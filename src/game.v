==> flow/design.v <==
module game ( 
    out_player_sel, out_position, out_status, out_red_light,
    max_clicks, red_toggle, click,
    clk, rst
);
output [1:0] out_player_sel, out_red_light;
output [6:0] out_status;
output [7:0] out_position;
input red_toggle, clk, rst;
input [3:0] max_clicks, click;
reg [1:0] out_player_sel;
reg [2:0] current_status;
reg [7:0] counter;
wire [3:0] status, s_a, s_b, s_c, s_d;
wire [2:0] position, pos_a, pos_b, pos_c, pos_d;
redlight_logic logic_rl(
    .out_red_light(out_red_light),
    .red_toggle(red_toggle),
    .clk(clk), .rst(rst)
);
sseg_decoder status_dec(
    out_status,
    status,
    clk
);
binary_comparator pos_dec(
    out_position,
    position,
    clk
);
pos_mux mux_a(
    position,
    pos_a, pos_b, pos_c, pos_d, out_player_sel,
    clk
);
status_mux mux_b(
    status,
    s_a, s_b, s_c, s_d, out_player_sel,
    clk
);
car_logic car_a(
    pos_a, s_a,
    out_player_sel == 2'b00, current_status, max_clicks, click[0], red,
    clk, rst
);
car_logic car_b(
    pos_b, s_b,
    out_player_sel == 2'b01, current_status, max_clicks, click[1], red,
    clk, rst
);
car_logic car_c(
    pos_c, s_c,
    out_player_sel == 2'b10, current_status, max_clicks, click[2], red,
    clk, rst
);
car_logic car_d(
    pos_d, s_d,
    out_player_sel == 2'b11, current_status, max_clicks, click[3], red,
    clk, rst
);
always @(posedge clk or posedge rst) begin
    if (rst) begin
        out_player_sel = 2'b00;
        current_status = 3'b001;
        counter = 0;
    end
    else begin
        if (counter == 8'b11111111) out_player_sel = out_player_sel + 1;
        if (status == current_status) current_status = current_status + 1;
        counter = counter + 1;
    end
end
endmodule
module pos_mux(
    out,
    in_a, in_b, in_c, in_d, sel,
    clk
);
    output [2:0] out;
    input clk;
    input [1:0] sel;
    input [2:0] in_a, in_b, in_c, in_d;
    reg [2:0] out;
    always @(posedge clk) begin
             if (sel == 2'b00) out = in_a;  
        else if (sel == 2'b01) out = in_b;
        else if (sel == 2'b10) out = in_c;
                         else  out = in_d;  
    end
endmodule
module status_mux(
    out,
    status_a, status_b, status_c, status_d, sel,
    clk
);
    output [3:0] out;
    input clk;
    input [1:0] sel;
    input [3:0] status_a, status_b, status_c, status_d;
    reg [3:0] out;
    always @(posedge clk) begin
             if (sel == 2'b00) out = status_a;  
        else if (sel == 2'b01) out = status_b;
        else if (sel == 2'b10) out = status_c;
                         else  out = status_d;  
    end
endmodule
module car_logic (
    out_position, out_status,
    enable, status, max_clicks, click, red,
    clk, rst
);
output [3:0] out_status;
output [2:0] out_position;
input enable, click, red, clk, rst;
input [2:0] status;
input [3:0] max_clicks;
reg clicked, stop;
reg [3:0] total_clicks, out_status, current_status;
reg [2:0] out_position, total_steps;
always @(posedge clk or posedge rst) begin
    if (rst) begin
        out_status = 4'b0000;
        out_position = 3'b000;
        clicked = 1'b0;
        total_clicks = 0;
        total_steps = 0;
        stop = 0;
        current_status = 0;
    end
    else begin
        if (!enable) begin
            out_status = 0;
            out_position = 0;
        end
        else begin
            out_status = current_status;
            out_position = total_steps;
        end
        if (!clicked && click && !stop) begin
            clicked = 1;
        end
        else if (clicked && !click) begin
            if (red) begin
                stop = 1;
                current_status = 4'b1000;
            end
            else if (total_steps >= 7) begin
                stop = 1;
                current_status = status;
            end
            else if (total_clicks >= max_clicks) begin
                total_clicks <= 0;
                total_steps <= total_steps + 1;
            end
            else total_clicks = total_clicks + 1;
            clicked = 0;
        end
    end
end
endmodule
module sseg_decoder(
    out,
    in,
    clk
);
    output [6:0] out;
    input [3:0] in;
    input clk;
    reg [6:0] out;
    always @(posedge clk) begin
             if (in == 4'b0000) out = 7'b0000000;  
        else if (in == 4'b0001) out = 7'b0110000;
        else if (in == 4'b0010) out = 7'b1101101;
        else if (in == 4'b0011) out = 7'b1111001;
        else if (in == 4'b0100) out = 7'b0110011;
                          else  out = 7'b0000001;  
    end
endmodule
module binary_comparator(
    out,
    in,
    clk
);
    output [7:0] out;
    input [2:0] in;
    input clk;
    reg [7:0] out;
    always @(posedge clk) begin
             if (in == 0) out = 8'b00000001;
        else if (in == 1) out = 8'b00000011;
        else if (in == 2) out = 8'b00000111;
        else if (in == 3) out = 8'b00001111;
        else if (in == 4) out = 8'b00011111;
        else if (in == 5) out = 8'b00111111;
        else if (in == 6) out = 8'b01111111;
        else if (in == 7) out = 8'b11111111;
    end
endmodule
module redlight_logic (
    out_red_light,
    red_toggle,
    clk, rst
);
output [1:0] out_red_light;
input red_toggle, clk, rst;
reg red_clicked, red_light;
assign out_red_light = red_light;
always @(posedge clk) begin
    if (rst) begin
        red_light <= 2'b01;
        red_clicked <= 0;
    end
    else begin
        if (!red_clicked && red_toggle) red_clicked <= 1;
        else if (red_clicked && !red_toggle) begin
            if (red_light == 2'b01) red_light <= 2'b11;
            else if (red_light == 2'b11) red_light <= 2'b10;
            else red_light <= 2'b01;
            red_clicked <= 0;
        end
    end
end
endmodule
# Reports on game
# Tool output for the design above, in the order of the flow.
# Line numbers count from 1 in the design file above.
# Library cell names are shortened.
# Not given: -
[inputs]
top = "game"
clock_port = "clk"
cell_library = "sky130hd"
corner = "tt_025C_1v80"

# Word level
# Yosys after proc, flatten, opt, wreduce and memory -nomap, before mapping. Memory bits, and registers merged into a memory's read port (data or address), are not among the register bits. Print and check cells are not counted. Equal cells are merged and count once.
[word_totals]
reg_bits = 114
input_bits = 11
out_inout_bits = 19
elab_cells = 201
[classes]
n_addsub = 11
compare = 8
eq_ne = 16
n_mux = 53
n_logic = 9
n_reduce_logical = 61
[op_table]
columns = ["cell", "n"]
rows = [
  ["4-bit 2-to-1 mux", 20],
  ["7-bit 2-to-1 mux", 4],
  ["3-bit 2-to-1 mux", 8],
  ["5-bit AND reduction", 4],
  ["2-bit nonzero test", 9],
  ["6-bit 2-to-1 mux", 3],
  ["4-bit by 1-bit adder with 4-bit output with constant B", 4],
  ["4-bit greater-or-equal comparator", 4],
  ["4-bit AND reduction", 4],
  ["1-bit 2-to-1 mux", 16],
  ["3-bit by 1-bit adder with 3-bit output with constant B", 5],
  ["1-bit logical AND", 12],
  ["1-bit zero test", 12],
  ["3-bit greater-or-equal comparator with constant B", 4],
  ["3-bit == test with constant B", 4],
  ["3-bit AND reduction", 4],
  ["1-bit NOT", 9],
  ["4-bit by 2-bit == test with 1-bit output with constant B", 2],
  ["4-bit OR reduction", 2],
  ["8-bit by 1-bit adder with 8-bit output with constant B", 1],
  ["8-bit == test with constant B", 1],
  ["7-bit nonzero test", 1],
  ["7-bit OR reduction", 1],
  ["3-bit by 2-bit == test with 1-bit output with constant B", 2],
  ["6-bit nonzero test", 1],
  ["6-bit OR reduction", 1],
  ["5-bit nonzero test", 1],
  ["5-bit OR reduction", 1],
]
# Not listed: further kinds 16, cells in them 18.

# Longest topological paths
# Longest topological path by Yosys (ltp), each cell counted once; first at word level (registers and memories cut), then after technology mapping (sequential cells cut; the memories' decode and read muxes count).
[logic_depth]
ltp_word = 8
ABC_AREA = 0
ltp_mapped = 5
ltp_nobuf = 5

# After synthesis
# Source: synth_stat.txt of the flow (Yosys; design flattened, memories mapped). It holds for the ABC_AREA given above (unset counts as 0); a run with the other value may have another netlist.
[by_type]
columns = ["cell", "n", "type_area_um2"]
rows = [
  ["dfrtp_1", 44, 1.1E+03],
  ["dfxtp_1", 9, 180.173],
  ["mux2_2", 12, 135.13],
  ["buf_4", 11, 82.579],
  ["and2_1", 12, 75.072],
  ["ha_1", 6, 75.072],
  ["xnor2_1", 8, 70.067],
  ["nand2b_1", 9, 56.304],
  ["inv_1", 11, 41.29],
  ["mux2i_1", 4, 40.038],
  ["o21ai_0", 7, 35.034],
  ["nand2_1", 9, 33.782],
  ["a21boi_0", 4, 30.029],
  ["dfstp_2", 1, 26.275],
  ["xor2_1", 3, 26.275],
  ["nand3_1", 5, 25.024],
  ["mux2_4", 1, 15.014],
  ["nor2_1", 4, 15.014],
]
# Other cell types: 8; their cells: 9.
[synth_totals]
mapped_cells = 169
mapped_area_um2 = 2118.3
sequential_area_um2 = 1307.5
ffs = 54
n_buf = 12
# The figures by module come from a second, unflattened synthesis with its own total; it is not the netlist above.
[hier_totals]
hier_cells = 441
hier_area_um2 = 5196.2
# Each row is one instance without its submodules.
[by_module]
columns = ["mod", "instances", "n_cells", "mod_area_um2", "mod_seq_area_um2"]
rows = [
  ["car_logic", 4, 84, 953.4, 500.5],
  ["game", 1, 54, 641.9, 326.6],
  ["binary_comparator", 1, 16, 198.9, 140.1],
  ["sseg_decoder", 1, 17, 195.2, 120.1],
  ["status_mux", 1, 8, 185.2, 80.1],
  ["pos_mux", 1, 6, 138.9, 60.1],
  ["redlight_logic", 1, 4, 22.5, 0.0],
]

# Timing after synthesis
# Source: OpenSTA report_checks on the synthesized netlist (no wires, ideal clock, input and output delay 20% of the period each), path of least setup slack; recovery checks are left aside. Register names are those of the netlist, which keeps one name where synthesis merged equal registers.
[synth_timing]
kind = "reg-to-reg"
startpoint = "reg out_player_sel[0]"
endpoint = "reg mux_b.out[0]"
tclk_ns = 1.54
setup_ns = 0.126
t_first_pin_ns = 0.000
t_arrival_ns = 1.282
t_required_ns = 1.414
setup_slack_ns = 0.132
path_delay_ns = 1.408
stages = 6
n_path_buf = 0
synth_period_reached_ns = 1.408
# "path_delay_ns" = arrival - input delay + setup time.
# "stages" counts driving pins, that of a launching flip-flop among them; a cell with two outputs on the path counts twice.
# "synth_period_reached_ns" is the clock period less the worst setup slack; recovery checks do not enter. This is arithmetic on one report: input and output delays are still those of the set period (20% each).
# The rows between start and end are the longest chain of elaborated cells between them; the timing report does not say that the signal goes this way. Where chains are equally long, one stands for them.
# Each line given opens the expression or statement behind the cell; cells for indexed reads and writes are added by Yosys, which also makes memories of some case tables.
# A register here has more assigning lines than the two given.
[synth_between]
cell_sequence = "dfrtp_1 > inv_1 > ha_1 > mux2_2 > mux2i_1 > o21ai_0"
elab_chain_len = 4
cells_between = 6
cone_classes = "eq/ne (2); mux (3); reduce/logical (1)"
[synth_lines]
columns = ["item", "line_no", "text"]
rows = [
  ["start, declared", 6, "output [1:0] out_player_sel, out_red_light;"],
  ["start, assigned", 63, "out_player_sel = 2'b00;"],
  ["start, assigned", 68, "if (counter == 8'b11111111) out_player_sel = out_player_sel + 1;"],
  ["2-bit == test", 104, "else if (sel == 2'b10) out = status_c;"],
  ["4-bit 2-to-1 mux", 104, ""],
  ["4-bit 2-to-1 mux", 103, "else if (sel == 2'b01) out = status_b;"],
  ["4-bit 2-to-1 mux", 102, "if (sel == 2'b00) out = status_a;"],
  ["end, assigned", 102, ""],
  ["end, assigned", 103, ""],
  ["end, declared", 96, "output [3:0] out;"],
]

# Worst path after layout
# From the final timing report of run 1: the path of least setup slack in the routed layout; clock arrival at registers is part of the times.
[layout_timing]
kind = "reg-to-output"
startpoint = "reg out_player_sel[1]"
endpoint = "out out_player_sel[1]"
tclk_ns = 1.67
output_delay_ns = 0.33
t_first_pin_ns = 0.30
t_arrival_ns = 1.25
t_required_ns = 1.34
setup_slack_ns = 0.08
stages = 2
n_path_buf = 1
[layout_between]
cell_sequence = "dfrtp_2 > clkdlybuf4s50_1"
elab_chain_len = 0
cells_between = 0
cone_lines = 0
[layout_lines]
columns = ["item", "line_no", "text"]
rows = [
  ["start, declared", 6, "output [1:0] out_player_sel, out_red_light;"],
  ["start, assigned", 63, "out_player_sel = 2'b00;"],
  ["start, assigned", 68, "if (counter == 8'b11111111) out_player_sel = out_player_sel + 1;"],
  ["end, declared", 6, ""],
]

# Below are 2 stored runs of the flow (Yosys, OpenROAD; platform sky130hd) on game, each with its settings and what was measured, unordered. Constraints: input delay and output delay 20% of the set period each, output load 0.01 pF.
# "achieved_clock_period_ns": clock period set for the run, less the worst setup slack. It is reckoned from that one timing run; input and output delays stay at 20% of the period that was set.
# "critical_path_time_ns" is the time allowed to the run's worst setup path (the clock period less input and output delay, where it has them) less its slack. Clock arrival times count: a late capture clock shortens it, a late launch clock lengthens it.
# "final_power_uw" is the tool's figure for a default switching activity; nothing was simulated.

[[run]]
name = "run 1"
[run.settings]
period_ns = 1.67
CORE_UTILIZATION = 36
PLACE_DENSITY_LB_ADDON = 0.06
CORE_ASPECT_RATIO = 0.63
CORE_MARGIN = 10
CELL_PAD_IN_SITES_GLOBAL_PLACEMENT = 0
CELL_PAD_IN_SITES_DETAIL_PLACEMENT = 0
TNS_END_PERCENT = 60
ABC_AREA = 0
GPL_TIMING_DRIVEN = 1
GPL_ROUTABILITY_DRIVEN = 0
CTS_CLUSTER_DIAMETER = 140
SLEW_MARGIN = 35
CAP_MARGIN = 20
[run.results]
final_power_uw = 3388
dieArea_um2 = 9434.4
utilization_pct = 41.8
critical_path_time_ns = 1.25
worst_path_kind = "reg-to-output"
synth_area_um2 = 2118.3
final_setup_ws_ns = 0.081
achieved_clock_period_ns = 1.589
final_setup_tns_ns = 0.000

[[run]]
name = "run 2"
[run.settings]
period_ns = 1.77
SETUP_SLACK_MARGIN = 0.09
CAP_MARGIN = 20
CORE_MARGIN = 2
CORE_UTILIZATION = 40
SLEW_MARGIN = 20
[run.results]
final_setup_tns_ns = 0.000
final_setup_ws_ns = 0.142
utilization_pct = 47.4
dieArea_um2 = 5893.6
achieved_clock_period_ns = 1.628
final_power_uw = 3201
critical_path_time_ns = 1.27
worst_path_kind = "reg-to-output"
synth_area_um2 = 2118.3
